==> flow/design.v <==
module CLK_1_MODULE (
    clk,
    rst_n,
    in_valid,
	in_row,
    in_kernel,
    out_idle,
    handshake_sready,
    handshake_din,
    flag_handshake_to_clk1,
    flag_clk1_to_handshake,
	fifo_empty,
    fifo_rdata,
    fifo_rinc,
    out_valid,
    out_data,
    flag_clk1_to_fifo,
    flag_fifo_to_clk1
);
input clk;
input rst_n;
input in_valid;
input [17:0] in_row;
input [11:0] in_kernel;
input out_idle;
output reg handshake_sready;
output reg [29:0] handshake_din;
input  flag_handshake_to_clk1;
output flag_clk1_to_handshake;
input fifo_empty;
input [7:0] fifo_rdata;
output fifo_rinc;
output reg out_valid;
output reg [7:0] out_data;
output flag_clk1_to_fifo;
input flag_fifo_to_clk1;
parameter IDLE = 3'd0;
parameter GET = 3'd1;
parameter SEND = 3'd2;
parameter WAIT_SEND = 3'd3;
parameter WAIT_ANS = 3'd4;
parameter READ = 3'd5;
integer i;
reg [2:0] input_counter;
reg [2:0] next_input_counter;
reg [17:0] row_reg [5:0];
reg [17:0] next_row_reg [5:0];
reg [11:0] kernel_reg [5:0];
reg [11:0] next_kernel_reg [5:0];
reg [2:0] send_counter;
reg [2:0] next_send_counter;
reg [7:0] output_counter;
reg [7:0] next_output_counter;
reg [2:0] state;
reg [2:0] next_state;
reg [1:0] fifo_rinc_reg;
reg [1:0] next_fifo_rinc_reg;
always @ (posedge clk or negedge rst_n)
begin
    if(!rst_n)
    begin
        state <= 3'd0;
        input_counter <= 3'd0;
        for(i = 0; i < 6; i = i+1)
        begin
            row_reg[i] <= 18'd0;
        end
        for(i = 0; i < 6; i = i+1)
        begin
            kernel_reg[i] <= 12'd0;
        end
        send_counter <= 3'd0;
        output_counter <= 8'd0;
        fifo_rinc_reg <= 2'd0;
    end
    else
    begin
        state <= next_state;
        input_counter <= next_input_counter;
        for(i = 0; i < 6; i = i+1)
        begin
            row_reg[i] <= next_row_reg[i];
        end
        for(i = 0; i < 6; i = i+1)
        begin
            kernel_reg[i] <= next_kernel_reg[i];
        end
        send_counter <= next_send_counter;
        output_counter <= next_output_counter;
        fifo_rinc_reg <= next_fifo_rinc_reg;
    end
end
always @ (*)
begin
    case(state)
    IDLE:
    begin
        if(in_valid) next_state = GET;
        else next_state = IDLE;
    end
    GET:
    begin
        if(input_counter == 3'd5) next_state = SEND;
        else next_state = GET;
    end
    SEND:
    begin
        if((send_counter == 3'd5) && (handshake_sready == 1'b1)) next_state = READ;
        else next_state = SEND;
    end
    READ:
    begin
        if(output_counter == 8'd149) next_state = IDLE;
        else next_state = READ;
    end
    default:
    begin
        next_state = IDLE;
    end
    endcase
end
always @ (*)
begin
    if(in_valid) next_input_counter = input_counter + 3'd1;
    else next_input_counter = 3'd0;
end
always @ (*)
begin
    if(handshake_sready == 1'b1)
    begin
        if(send_counter == 3'd5) next_send_counter = 3'd0;
        else  next_send_counter = send_counter + 3'd1;
    end
    else next_send_counter = send_counter;
end
always @ (*)
begin
    if(out_valid == 1'b1)
    begin
        if(output_counter == 8'd149) next_output_counter = 8'd0;
        else next_output_counter = output_counter + 8'd1;
    end
    else next_output_counter = output_counter;
end
always @ (*)
begin
    for(i = 0; i < 6; i = i+1)
    begin
        next_row_reg[i] = row_reg[i];
    end
    if(in_valid) next_row_reg[input_counter] = in_row;
end
always @ (*)
begin
    for(i = 0; i < 6; i = i+1)
    begin
        next_kernel_reg[i] = kernel_reg[i];
    end
    if(in_valid) next_kernel_reg[input_counter] = in_kernel;
end
always @ (*)
begin
    if((state == SEND) && (out_idle == 1'b1)) handshake_sready = 1'b1;
    else handshake_sready = 1'b0;
end
always @ (*)
begin
    if((state == SEND) && (out_idle == 1'b1)) handshake_din = {row_reg[send_counter], kernel_reg[send_counter]};
    else handshake_din = 30'd0;
end
assign fifo_rinc = ((state == READ) && (fifo_empty == 1'b0))?(1'b1):(1'b0);
always @ (*)
begin
    next_fifo_rinc_reg[1] = fifo_rinc_reg[0];
    next_fifo_rinc_reg[0] = fifo_rinc;
end
always @ (*)
begin
    out_valid = fifo_rinc_reg[1];
end
always @ (*)
begin
    if(out_valid == 1'b1) out_data = fifo_rdata;
    else out_data = 8'd0;
end
endmodule
module CLK_2_MODULE (
    clk,
    rst_n,
    in_valid,
    fifo_full,
    in_data,
    out_valid,
    out_data,
    busy,
    flag_handshake_to_clk2,
    flag_clk2_to_handshake,
    flag_fifo_to_clk2,
    flag_clk2_to_fifo
);
input clk;
input rst_n;
input in_valid;
input fifo_full;
input [29:0] in_data;
output reg out_valid;
output reg [7:0] out_data;
output reg busy;
input  flag_handshake_to_clk2;
output flag_clk2_to_handshake;
input  flag_fifo_to_clk2;
output flag_clk2_to_fifo;
parameter IDLE = 3'd0;
parameter GET = 3'd1;
parameter CAL = 3'd2;
integer i;
reg [2:0] input_counter;
reg [2:0] next_input_counter;
reg [17:0] row_reg [5:0];
reg [17:0] next_row_reg [5:0];
reg [11:0] kernel_reg [5:0];
reg [11:0] next_kernel_reg [5:0];
reg [7:0] output_counter;
reg [7:0] next_output_counter;
reg [2:0] state;
reg [2:0] next_state;
reg [2:0] column_counter;
reg [2:0] next_column_counter;
reg [2:0] row_counter;
reg [2:0] next_row_counter;
reg [2:0] kernel_counter;
reg [2:0] next_kernel_counter;
always @ (posedge clk or negedge rst_n)
begin
    if(!rst_n)
    begin
        state <= 3'd0;
        input_counter <= 3'd0;
        for(i = 0; i < 6; i = i+1)
        begin
            row_reg[i] <= 18'd0;
        end
        for(i = 0; i < 6; i = i+1)
        begin
            kernel_reg[i] <= 12'd0;
        end
        column_counter <= 3'd0;
        row_counter <= 3'd0;
        kernel_counter <= 3'd0;
        output_counter <= 8'd0;
    end
    else
    begin
        state <= next_state;
        input_counter <= next_input_counter;
        for(i = 0; i < 6; i = i+1)
        begin
            row_reg[i] <= next_row_reg[i];
        end
        for(i = 0; i < 6; i = i+1)
        begin
            kernel_reg[i] <= next_kernel_reg[i];
        end
        column_counter <= next_column_counter;
        row_counter <= next_row_counter;
        kernel_counter <= next_kernel_counter;
        output_counter <= next_output_counter;
    end
end
always @ (*)
begin
    case(state)
    IDLE:
    begin
        if(in_valid && (input_counter == 3'd5)) next_state = CAL;
        else next_state = IDLE;
    end
    CAL:
    begin
        if((output_counter == 8'd149) && (out_valid == 1'b1)) next_state = IDLE;
        else next_state = CAL;
    end
    default:
    begin
        next_state = IDLE;
    end
    endcase
end
always @ (*)
begin
    if(in_valid)
    begin
        if(input_counter == 3'd5) next_input_counter = 3'd0;
        else next_input_counter = input_counter + 3'd1;
    end
    else next_input_counter = input_counter;
end
always @ (*)
begin
    if(out_valid == 1'b1)
    begin
        if(column_counter == 3'd4) next_column_counter = 3'd0;
        else next_column_counter = column_counter + 3'd1;
    end
    else next_column_counter = column_counter;
end
always @ (*)
begin
    if((out_valid == 1'b1) && (column_counter == 3'd4))
    begin
        if(row_counter == 3'd4) next_row_counter = 3'd0;
        else next_row_counter = row_counter + 3'd1;
    end
    else next_row_counter = row_counter;
end
always @ (*)
begin
    if((out_valid == 1'b1) && (row_counter == 3'd4) && (column_counter == 3'd4))
    begin
        if(kernel_counter == 3'd5) next_kernel_counter = 3'd0;
        else next_kernel_counter = kernel_counter + 3'd1;
    end
    else next_kernel_counter = kernel_counter;
end
always @ (*)
begin
    if(out_valid == 1'b1)
    begin
        if(output_counter == 8'd149) next_output_counter = 8'd0;
        else next_output_counter = output_counter + 8'd1;
    end
    else next_output_counter = output_counter;
end
always @ (*)
begin
    for(i = 0; i < 6; i = i+1)
    begin
        next_row_reg[i] = row_reg[i];
    end
    if(in_valid) next_row_reg[input_counter] = in_data[29:12];
end
always @ (*)
begin
    for(i = 0; i < 6; i = i+1)
    begin
        next_kernel_reg[i] = kernel_reg[i];
    end
    if(in_valid) next_kernel_reg[input_counter] = in_data[11:0];
end
always @ (posedge clk or negedge rst_n)
begin
    if(!rst_n) busy <= 1'b0;
    else busy <= busy;
end
always @ (*)
begin
    if((state == CAL) && (fifo_full == 1'b0)) out_valid = 1'b1;
    else out_valid = 1'b0;
end
always @ (*)
begin
    if(state == CAL)
    begin
        case(column_counter)
        3'd0:
        begin
            out_data =  row_reg[row_counter][2:0] * kernel_reg[kernel_counter][2:0] + 
                        row_reg[row_counter][5:3] * kernel_reg[kernel_counter][5:3] + 
                        row_reg[row_counter+1][2:0] * kernel_reg[kernel_counter][8:6] + 
                        row_reg[row_counter+1][5:3] * kernel_reg[kernel_counter][11:9];
        end
        3'd1:
        begin
            out_data =  row_reg[row_counter][5:3] * kernel_reg[kernel_counter][2:0] + 
                        row_reg[row_counter][8:6] * kernel_reg[kernel_counter][5:3] + 
                        row_reg[row_counter+1][5:3] * kernel_reg[kernel_counter][8:6] + 
                        row_reg[row_counter+1][8:6] * kernel_reg[kernel_counter][11:9];
        end
        3'd2:
        begin
            out_data =  row_reg[row_counter][8:6] * kernel_reg[kernel_counter][2:0] + 
                        row_reg[row_counter][11:9] * kernel_reg[kernel_counter][5:3] + 
                        row_reg[row_counter+1][8:6] * kernel_reg[kernel_counter][8:6] + 
                        row_reg[row_counter+1][11:9] * kernel_reg[kernel_counter][11:9];
        end
        3'd3:
        begin
            out_data =  row_reg[row_counter][11:9] * kernel_reg[kernel_counter][2:0] + 
                        row_reg[row_counter][14:12] * kernel_reg[kernel_counter][5:3] + 
                        row_reg[row_counter+1][11:9] * kernel_reg[kernel_counter][8:6] + 
                        row_reg[row_counter+1][14:12] * kernel_reg[kernel_counter][11:9];
        end
        3'd4:
        begin
            out_data =  row_reg[row_counter][14:12] * kernel_reg[kernel_counter][2:0] + 
                        row_reg[row_counter][17:15] * kernel_reg[kernel_counter][5:3] + 
                        row_reg[row_counter+1][14:12] * kernel_reg[kernel_counter][8:6] + 
                        row_reg[row_counter+1][17:15] * kernel_reg[kernel_counter][11:9];
        end
        default:
        begin
            out_data = 8'd0;
        end
        endcase
    end
    else out_data = 8'd0;
end
endmodule
Step by step through the tools: CLK_2_MODULE. The steps from the RTL of CLK_2_MODULE to its reports follow in flow order. Line numbers count from 1 in the design file above. The mark -- stands for no value.

Design top: CLK_2_MODULE. Clock input: clk. Library: sky130hd. Library corner: tt_025C_1v80.

Word-level counts. Source: Yosys, flattened and elaborated. Widths are those after wreduce. Registers that Yosys merges into a memory's read port (data or address) are not register bits. Print and check cells do not count.

$add $sub $neg: 21. The entry for bitwise gates (word level) reads 1. Under reduce/logical cells stands 18. Under multipliers stands 20. Mux-type cells: 44. Equal/unequal tests: 26.

Operator list (count): multiplier 3 x 3 -> 6 bit (20); parallel mux 18 bit (select 6 bit) (2); 2-to-1 mux 12 bit (14); parallel mux 12 bit (select 6 bit) (1); 2-to-1 mux 18 bit (4); 2-to-1 mux 15 bit (4); adder 7 x 6 -> 8 bit (5); adder 8 x 6 -> 8 bit (5); parallel mux 8 bit (select 5 bit) (1); 2-to-1 mux 9 bit (4); adder 6 x 6 -> 7 bit (5); == test 3 x 2 -> 1 bit (second input constant) (10); == test 3 bit (second input constant) (9); 2-to-1 mux 6 bit (4); zero test 3 bit (6); 2-to-1 mux 8 bit (2); adder 3 x 1 -> 3 bit (second input constant) (5); == test 3 x 1 -> 1 bit (second input constant) (5); AND reduction 2 bit (6); 2-to-1 mux 3 bit (4); adder 8 x 1 -> 8 bit (second input constant) (1); == test 8 bit (second input constant) (1); logical AND 1 bit (6); parallel mux 2 bit (select 2 bit) (1); 2-to-1 mux 2 bit (2); == test 2 bit (second input constant) (1); inverter 1 bit (1); 2-to-1 mux 1 bit (1).

Under bits of input ports stands 36. For register bits the number is 202. Under elaborated cells stands 148.

Longest topological paths. Longest topological path by Yosys (ltp), each cell counted once; first at word level (registers and memories cut), then after technology mapping (sequential cells cut; the memories' decode and read muxes count).

The entry for depth in word-level cells reads 10. For ABC_AREA the number is 0. The figure for gate-level depth with buffers is 27. The entry for depth with buffers taken out reads 23.

After synthesis. Source: synth_stat.txt of the flow (Yosys; design flattened, memories mapped). It holds for the ABC_AREA given above (unset counts as 0); a run with the other value may have another netlist.

Cell types: sky130_fd_sc_hd__dfrtp_1 (count 201, total area 5.03E+03 µm²); sky130_fd_sc_hd__fa_1 (count 125, total area 2502.4 µm²); sky130_fd_sc_hd__mux2_2 (count 182, total area 2.05E+03 µm²); sky130_fd_sc_hd__ha_1 (count 115, total area 1438.88 µm²); sky130_fd_sc_hd__inv_1 (count 177, total area 664.387 µm²); sky130_fd_sc_hd__nor2_1 (count 122, total area 457.939 µm²); sky130_fd_sc_hd__a222oi_1 (count 41, total area 410.394 µm²); sky130_fd_sc_hd__a22oi_1 (count 32, total area 240.23 µm²); sky130_fd_sc_hd__or2_1 (count 35, total area 218.96 µm²); sky130_fd_sc_hd__a21oi_1 (count 41, total area 205.197 µm²); sky130_fd_sc_hd__clkbuf_1 (count 52, total area 195.187 µm²); sky130_fd_sc_hd__o211ai_2 (count 14, total area 175.168 µm²); sky130_fd_sc_hd__or2_2 (count 22, total area 137.632 µm²); sky130_fd_sc_hd__a221oi_1 (count 15, total area 131.376 µm²); sky130_fd_sc_hd__a22o_1 (count 15, total area 131.376 µm²); sky130_fd_sc_hd__o21ai_0 (count 25, total area 125.12 µm²); sky130_fd_sc_hd__mux2i_1 (count 11, total area 110.106 µm²); sky130_fd_sc_hd__o21ai_2 (count 12, total area 105.101 µm²).

Not listed: further types 42, cells in them 205.

The entry for area of sequential cells reads 5056.1 µm². Mapped cells: 1442. Under flip-flops stands 202. The entry for chip area (Yosys) reads 15661.3 µm².

Worst setup path after synthesis. OpenSTA on the mapped netlist: ideal clock, no wires. The path of least setup slack (recovery checks aside). Input and output delay are each 20% of the period. Register names are those of the netlist, which keeps one name where synthesis merged equal registers.

Path kind: register to output. From: register row_counter[2]. To: output port out_data[6]. The entry for required time reads 7112 ps. The entry for setup slack reads 959 ps. For path delay the number is 6153 ps. The figure for launch time at the first pin is 0 ps. The figure for stages on the path is 25. The figure for period is 8890 ps. For buffers on the path the number is 2. The entry for arrival time reads 6153 ps. The entry for output delay reads 1778 ps. The entry for synthesis period reached reads 7931 ps.

"path delay" is the arrival time less input delay plus setup time. A path that ends at an output port has no setup time. "stages on the path" counts driving pins, that of a launching flip-flop among them; a cell with two outputs on the path counts twice. "synthesis period reached" = period - worst setup slack (recovery checks aside). The figure is calculated, with input and output delays left at 20% of the set period. Between the ends stands the longest chain of elaborated cells between them, by number of cells; it is not shown to be the way that was timed. Of several equally long chains one is given. A line is the first line of the expression or statement that the cell stems from. Yosys adds cells for indexed reads and writes and turns some case tables into memories.

Cells stage by stage: sky130_fd_sc_hd__dfrtp_1 -> sky130_fd_sc_hd__buf_4 -> sky130_fd_sc_hd__inv_1 -> sky130_fd_sc_hd__ha_1 -> sky130_fd_sc_hd__nor2_1 -> sky130_fd_sc_hd__a21oi_1 -> sky130_fd_sc_hd__nor2_1 -> sky130_fd_sc_hd__clkbuf_1 -> sky130_fd_sc_hd__a21oi_1 -> sky130_fd_sc_hd__or2_2 -> sky130_fd_sc_hd__fa_1 -> sky130_fd_sc_hd__fa_1 -> sky130_fd_sc_hd__inv_1 -> sky130_fd_sc_hd__fa_1 -> sky130_fd_sc_hd__inv_1 -> sky130_fd_sc_hd__fa_1 -> sky130_fd_sc_hd__inv_1 -> sky130_fd_sc_hd__ha_1 -> sky130_fd_sc_hd__ha_1 -> sky130_fd_sc_hd__fa_1 -> sky130_fd_sc_hd__a21o_1 -> sky130_fd_sc_hd__a21oi_1 -> sky130_fd_sc_hd__mux2i_1 -> sky130_fd_sc_hd__o2111ai_1 -> sky130_fd_sc_hd__a31oi_1. Length of the longest elaborated chain: 10. The entry for elaborated cells between the ends (all ways) reads 72. Classes of those cells: add/sub: 16; mul: 20; eq/ne: 10; mux: 24; reduce/logical: 2.

RTL lines, path post-synthesis: start, declared (RTL line 229) `reg [2:0] row_counter;`; start, assigned (RTL line 248) `row_counter <= 3'd0;`; start, assigned (RTL line 265) `row_counter <= next_row_counter;`; == test 3 bit (RTL line 395) `out_data =  row_reg[row_counter][14:12] * kernel_reg[kernel_counter][2:0] +`; parallel mux 18 bit (select 6 bit) (RTL line 395); 2-to-1 mux 18 bit (RTL line 364) `case(column_counter)`; 2-to-1 mux 18 bit (RTL line 362) `if(state == CAL)`; multiplier 3 x 3 -> 6 bit (RTL line 395); adder 6 x 6 -> 7 bit (RTL line 395); adder 7 x 6 -> 8 bit (RTL line 395); adder 8 x 6 -> 8 bit (RTL line 395); parallel mux 8 bit (select 5 bit) (RTL line 364); 2-to-1 mux 8 bit (RTL line 362); end, declared (RTL line 207) `output reg [7:0] out_data;`.

Path in the finished layout. Path of least setup slack in the final report of run A (OpenROAD, finished layout, wires in). Where an end is a register, its clock arrival counts in the times. The report prints the path's times to 10 ps; the period is as set.

Path kind: register to output. From: register row_counter[0]. To: output port out_data[6]. The figure for stages on the path is 25. The figure for period is 8950 ps. The entry for setup slack reads 270 ps. The entry for required time reads 7160 ps. The figure for launch time at the first pin is 510 ps. The entry for output delay reads 1790 ps. The entry for arrival time reads 6890 ps. For buffers on the path the number is 2.

Between the ends stands the longest chain of elaborated cells between them, by number of cells; it is not shown to be the way that was timed. Of several equally long chains one is given.

Cells stage by stage: sky130_fd_sc_hd__dfrtp_2 -> sky130_fd_sc_hd__ha_1 -> sky130_fd_sc_hd__ha_1 -> sky130_fd_sc_hd__nor2_1 -> sky130_fd_sc_hd__a21oi_1 -> sky130_fd_sc_hd__nor2_1 -> sky130_fd_sc_hd__buf_4 -> sky130_fd_sc_hd__a21oi_2 -> sky130_fd_sc_hd__or2_2 -> sky130_fd_sc_hd__fa_1 -> sky130_fd_sc_hd__fa_1 -> sky130_fd_sc_hd__inv_1 -> sky130_fd_sc_hd__fa_1 -> sky130_fd_sc_hd__inv_1 -> sky130_fd_sc_hd__fa_1 -> sky130_fd_sc_hd__inv_1 -> sky130_fd_sc_hd__ha_1 -> sky130_fd_sc_hd__ha_1 -> sky130_fd_sc_hd__fa_1 -> sky130_fd_sc_hd__a21o_1 -> sky130_fd_sc_hd__a21oi_2 -> sky130_fd_sc_hd__mux2i_2 -> sky130_fd_sc_hd__o2111ai_2 -> sky130_fd_sc_hd__a31oi_1 -> sky130_fd_sc_hd__clkbuf_2. Length of the longest elaborated chain: 10. The entry for elaborated cells between the ends (all ways) reads 72. Classes of those cells: add/sub: 16; mul: 20; eq/ne: 10; mux: 24; reduce/logical: 2.

RTL lines, path after layout: start, declared (RTL line 229) `reg [2:0] row_counter;`; start, assigned (RTL line 248) `row_counter <= 3'd0;`; start, assigned (RTL line 265) `row_counter <= next_row_counter;`; == test 3 bit (RTL line 395) `out_data =  row_reg[row_counter][14:12] * kernel_reg[kernel_counter][2:0] +`; parallel mux 18 bit (select 6 bit) (RTL line 395); 2-to-1 mux 18 bit (RTL line 364) `case(column_counter)`; 2-to-1 mux 18 bit (RTL line 362) `if(state == CAL)`; multiplier 3 x 3 -> 6 bit (RTL line 395); adder 6 x 6 -> 7 bit (RTL line 395); adder 7 x 6 -> 8 bit (RTL line 395); adder 8 x 6 -> 8 bit (RTL line 395); parallel mux 8 bit (select 5 bit) (RTL line 364); 2-to-1 mux 8 bit (RTL line 362); end, declared (RTL line 207) `output reg [7:0] out_data;`.

Hand-over note for CLK_2_MODULE

2 stored runs of CLK_2_MODULE in the flow (synthesis by Yosys, layout by OpenROAD, sky130hd cells), in arbitrary order. Constraints: input delay and output delay 20% of the set period each, output load 0.01 pF. "period achieved" means the clock period less the worst setup slack. The figure is calculated, with input and output delays left at 20% of the set period. By "time on the worst setup path" is meant the share of the clock period that the worst setup path is allowed (20% is reserved at inputs, 20% at outputs), minus its slack. Clock arrival times at its registers enter into it. "time on the worst setup path" is known to 10 ps.

Run A has these settings: period_ns 8.95; CORE_UTILIZATION 68; CAP_MARGIN 20; CORE_MARGIN 2; SLEW_MARGIN 20. For the mapped cell area after synthesis the run shows 15,661.3 µm². For the setup slack of the worst path the run shows 270 ps. The total negative setup slack reads 0 ps. The standard-cell area after layout stands at 17,511.8 µm². The worst hold slack is 500 ps. The overall die area stands at 24,261.2 µm². The time on the worst setup path reads 6,890 ps. Worst path kind: register to output. The period achieved comes to 8,680 ps. The utilization comes to 0.773.

Run B has these settings: period_ns 7.15; CORE_UTILIZATION 41; SETUP_SLACK_MARGIN 0.54; PLACE_DENSITY_LB_ADDON 0.27; CORE_ASPECT_RATIO 1.96; CORE_MARGIN 9; ABC_AREA 1; GPL_ROUTABILITY_DRIVEN 0; CAP_MARGIN 5; MIN_ROUTING_LAYER met2; MAX_ROUTING_LAYER met4; SLEW_MARGIN 20. For the mapped cell area after synthesis the run shows 16,382.0 µm². For the setup slack of the worst path the run shows -665 ps. The total negative setup slack reads -3,200 ps. The standard-cell area after layout stands at 20,569.7 µm². The worst hold slack is 483 ps. The overall die area stands at 47,887.5 µm². The time on the worst setup path reads 6,380 ps. Worst path kind: register to output. The period achieved comes to 7,815 ps. The utilization comes to 0.522.

End of note.
